==> flow/design.v <==
module lab4iram1B(CLK, RESET, ADDR, Q);
  input         CLK;
  input         RESET;
  input  [7:0]  ADDR;
  output [15:0] Q;
  reg    [15:0] mem[0:127];  
  wire   [6:0]  saddr;
  integer       i;
  assign saddr = ADDR[7:1];
  assign Q = mem[saddr];
  always @(posedge CLK) begin
    if(RESET) begin
      mem[0]  <= 16'b1111000000000001;  
      mem[1]  <= 16'b0101000101111111;  
      mem[2]  <= 16'b0010101001111010;  
      mem[3]  <= 16'b0010101010111011;  
      mem[4]  <= 16'b0100101001000000;  
      mem[5]  <= 16'b0100101010111111;  
      mem[6]  <= 16'b0110010011000001;  
      mem[7]  <= 16'b1111000011011001;  
      mem[8]  <= 16'b1111001011011101;  
      mem[9]  <= 16'b1111000011100000;  
      mem[10]  <= 16'b1111001000001100;  
      mem[11]  <= 16'b1111010000010011;  
      mem[12]  <= 16'b0110010011000001;  
      mem[13]  <= 16'b1111000011011001;  
      mem[14]  <= 16'b1111001011011101;  
      mem[15]  <= 16'b1111100011100000;  
      mem[16]  <= 16'b1111001000001100;  
      mem[17]  <= 16'b1111010000010011;  
      mem[18]  <= 16'b0110010011000001;  
      mem[19]  <= 16'b1111000011011001;  
      mem[20]  <= 16'b1111001011011101;  
      mem[21]  <= 16'b1111100011100000;  
      mem[22]  <= 16'b1111001000001100;  
      mem[23]  <= 16'b1111010000010011;  
      mem[24]  <= 16'b0110010011000001;  
      mem[25]  <= 16'b1111000011011001;  
      mem[26]  <= 16'b1111001011011101;  
      mem[27]  <= 16'b1111100011100000;  
      mem[28]  <= 16'b0100101100111110;  
      mem[29]  <= 16'b0010101100111100;  
      mem[30]  <= 16'b0100101100111101;  
      for(i = 31; i < 128; i = i + 1) begin
        mem[i] <= 16'b0000000000000000;
      end
    end
  end
endmodule
== Tool chain data of lab4iram1B ==
What the tools print for lab4iram1B, step after step.
Lines are those of the file above, counted from 1.
Operators carry their Yosys type and port widths (W data, S select, Z words).
Library cell names are shortened.
Not given: n/a

* Top module: lab4iram1B
* Clock port: CLK
* Standard-cell library: sky130hd
* Library corner: tt_025C_1v80

== Elaborated design ==
Source: Yosys, flattened and elaborated. Widths are those after wreduce; folded enables and synchronous resets count as part of the registers. Registers that Yosys merges into a memory's read port (data or address) are not register bits. Print and check cells do not count. Equal cells are merged and count once.

* Reductions and logical operators: 8
* Equal/unequal tests: 127
* Mux-type cells: 1

{| class="wikitable"
|+ Operator list
! kind !! count
|-
| $eq A7 B7 Y1 const B || 64
|-
| $pmux W16 S17 || 1
|-
| $eq A7 B6 Y1 const B || 32
|-
| $eq A7 B5 Y1 const B || 16
|-
| $reduce_or A97 Y1 || 1
|-
| $eq A7 B4 Y1 const B || 8
|-
| $eq A7 B3 Y1 const B || 4
|-
| $eq A7 B2 Y1 const B || 2
|-
| $reduce_or A4 Y1 || 3
|-
| $reduce_or A3 Y1 || 3
|-
| $eq A7 B1 Y1 const B || 1
|-
| $logic_not A7 Y1 || 1
|}

* Input bits: 10
* Register bits after elaboration: 0
* Output and inout bits: 16
* Elaborated cells: 136

== Logic depth ==
Depth = most cells in a row (Yosys ltp): at word level without a register or memory, in the mapped netlist without a sequential cell, where the memories' decode and read muxes count.

* Depth in word-level cells: 3
* ABC_AREA: 0
* Gate-level depth with buffers: 6

== After synthesis ==
Source: synth_stat.txt of the flow (Yosys; design flattened, memories mapped). It holds for the ABC_AREA given above (unset counts as 0); a run with the other value may have another netlist.

{| class="wikitable"
|+ Cells by type
! cell type !! count !! total area (um^2)
|-
| a21oi_1 || 15 || 75.072
|-
| nor2_1 || 15 || 56.304
|-
| o21ai_0 || 10 || 50.048
|-
| a31oi_1 || 5 || 31.28
|-
| buf_2 || 6 || 30.029
|-
| buf_4 || 4 || 30.029
|-
| nand2b_1 || 4 || 25.024
|-
| a211oi_1 || 3 || 22.522
|-
| buf_6 || 2 || 22.522
|-
| nand3_1 || 4 || 20.019
|-
| nor3_1 || 4 || 20.019
|-
| nand2_1 || 5 || 18.768
|-
| or2_1 || 3 || 18.768
|-
| a221oi_1 || 2 || 17.517
|-
| a2bb2oi_1 || 2 || 17.517
|-
| xor2_1 || 2 || 17.517
|-
| o21ai_1 || 3 || 15.014
|-
| o31ai_1 || 2 || 15.014
|}

Other cell types: 23; their cells: 31.

* Mapped flip-flops: 0
* Mapped cells: 122
* Sequential part of the area: 0.0 um^2
* Mapped area: 726.9 um^2
* Buffers: 14

== Timing after synthesis ==
OpenSTA on the mapped netlist: ideal clock, no wires. The path of least setup slack (recovery checks aside). Input and output delay are each 20% of the period. Register names are those of the netlist, which keeps one name where synthesis merged equal registers.

* Path type: input to output
* Start point: input ADDR[1]
* End point: output Q[0]
* Period: 1.68 ns
* Output delay: 0.336 ns
* Stages on the path: 4
* Data arrival time: 1.235 ns
* Data required time: 1.344 ns
* Buffers on the path: 2
* Delay of the path: 0.899 ns
* Setup slack: 0.109 ns
* Synthesis period reached: 1.571 ns

"delay of the path" is the arrival time less input delay plus setup time.
At an output port there is no setup time.
"stages on the path" counts driving pins, that of a launching flip-flop among them; a cell with two outputs on the path counts twice.
"synthesis period reached" = period - worst setup slack (recovery checks aside). The figure is calculated, with input and output delays left at 20% of the set period.
The rows between start and end are the longest chain of elaborated cells between them; the timing report does not say that the signal goes this way. Where chains are equally long, one stands for them.
A line is the first line of the expression or statement that the cell stems from. Yosys adds cells for indexed reads and writes and turns some case tables into memories.

* Cells stage by stage: buf_2 -> buf_4 -> o311a_1 -> nor3_1
* Length of the longest elaborated chain: 3

{| class="wikitable"
|+ RTL lines, path post-synthesis
! element !! line !! text
|-
| start: declaration || 4 || <nowiki>input  [7:0]  ADDR;</nowiki>
|-
| $eq A7 B7 Y1 || 10 || <nowiki>assign Q = mem[saddr];</nowiki>
|-
| $reduce_or A97 Y1 || n/a ||
|-
| $pmux W16 S17 || 10 ||
|-
| end: declaration || 5 || <nowiki>output [15:0] Q;</nowiki>
|}

== Path in the finished layout ==
Path of least setup slack in the final report of job 2 (OpenROAD, finished layout, wires in). Where an end is a register, its clock arrival counts in the times.

* Path type: input to output
* Start point: input ADDR[4]
* End point: output Q[10]
* Data required time: 1.10 ns
* Data arrival time: 1.48 ns
* Setup slack: -0.38 ns
* Period: 1.37 ns
* Output delay: 0.27 ns
* Buffers on the path: 4
* Stages on the path: 8

The rows between start and end are the longest chain of elaborated cells between them; the timing report does not say that the signal goes this way. Where chains are equally long, one stands for them.

* Cells stage by stage: buf_8 -> buf_8 -> buf_6 -> nor3b_4 -> nor2_4 -> a2bb2oi_2 -> a211oi_2 -> buf_2
* Length of the longest elaborated chain: 3

{| class="wikitable"
|+ RTL lines, path after layout
! element !! line !! text
|-
| start: declaration || 4 || <nowiki>input  [7:0]  ADDR;</nowiki>
|-
| $eq A7 B7 Y1 || 10 || <nowiki>assign Q = mem[saddr];</nowiki>
|-
| $reduce_or A97 Y1 || n/a ||
|-
| $pmux W16 S17 || 10 ||
|-
| end: declaration || 5 || <nowiki>output [15:0] Q;</nowiki>
|}

Flow measurements of lab4iram1B on sky130hd: 2 stored runs with different settings, listed in no order. Input and output delays are each 20% of the period that was set; the output load is 0.01 pF.
"clock period reached" = clock period - worst setup slack. The figure is calculated, with input and output delays left at 20% of the set period.
By "allowed time less slack (worst setup path)" is meant the share of the clock period that the worst setup path is allowed (20% is reserved at inputs, 20% at outputs), minus its slack. Clock arrival times at its registers enter into it.
"total power of the final layout": no workload was simulated; the value follows from the tool's default switching activity.

=== Job 1 ===
{| class="wikitable"
! Setting !! Value
|-
| period_ns || 2.53
|-
| CORE_UTILIZATION || 63
|-
| SETUP_SLACK_MARGIN || 0.51
|-
| PLACE_DENSITY_LB_ADDON || 0.02
|-
| HOLD_SLACK_MARGIN || 0.03
|-
| CORE_ASPECT_RATIO || 1.29
|-
| CORE_MARGIN || 7
|-
| CELL_PAD_IN_SITES_GLOBAL_PLACEMENT || 3
|-
| CELL_PAD_IN_SITES_DETAIL_PLACEMENT || 0
|-
| GPL_ROUTABILITY_DRIVEN || 0
|-
| CTS_CLUSTER_DIAMETER || 321
|-
| CAP_MARGIN || 10
|-
| MAX_ROUTING_LAYER || met4
|-
| SLEW_MARGIN || 20
|}
Incomplete, placement halted on FLW-0024.

=== Job 2 ===
{| class="wikitable"
! Setting !! Value
|-
| period_ns || 1.37
|-
| CORE_UTILIZATION || 24
|-
| PLACE_DENSITY || 0.63
|-
| CORE_ASPECT_RATIO || 0.66
|-
| CELL_PAD_IN_SITES_GLOBAL_PLACEMENT || 0
|-
| TNS_END_PERCENT || 50
|-
| GPL_ROUTABILITY_DRIVEN || 1
|-
| CAP_MARGIN || 40
|-
| MIN_ROUTING_LAYER || met2
|-
| CORE_MARGIN || 2
|-
| SLEW_MARGIN || 20
|-
! Result !! Value
|-
| Area of the synthesized netlist || 726.9 um^2
|-
| Allowed time less slack (worst setup path) || 1.20 ns
|-
| Kind of the worst setup path || input to output
|-
| Standard-cell area after layout || 1,541.5 um^2
|-
| Clock period reached || 1.753 ns
|-
| Final setup TNS || -4.175 ns
|-
| Lowest setup slack || -0.383 ns
|-
| Die size || 3,494.7 um^2
|-
| Final worst hold slack || 1.024 ns
|-
| Total power of the final layout || 0.0005286 W
|}
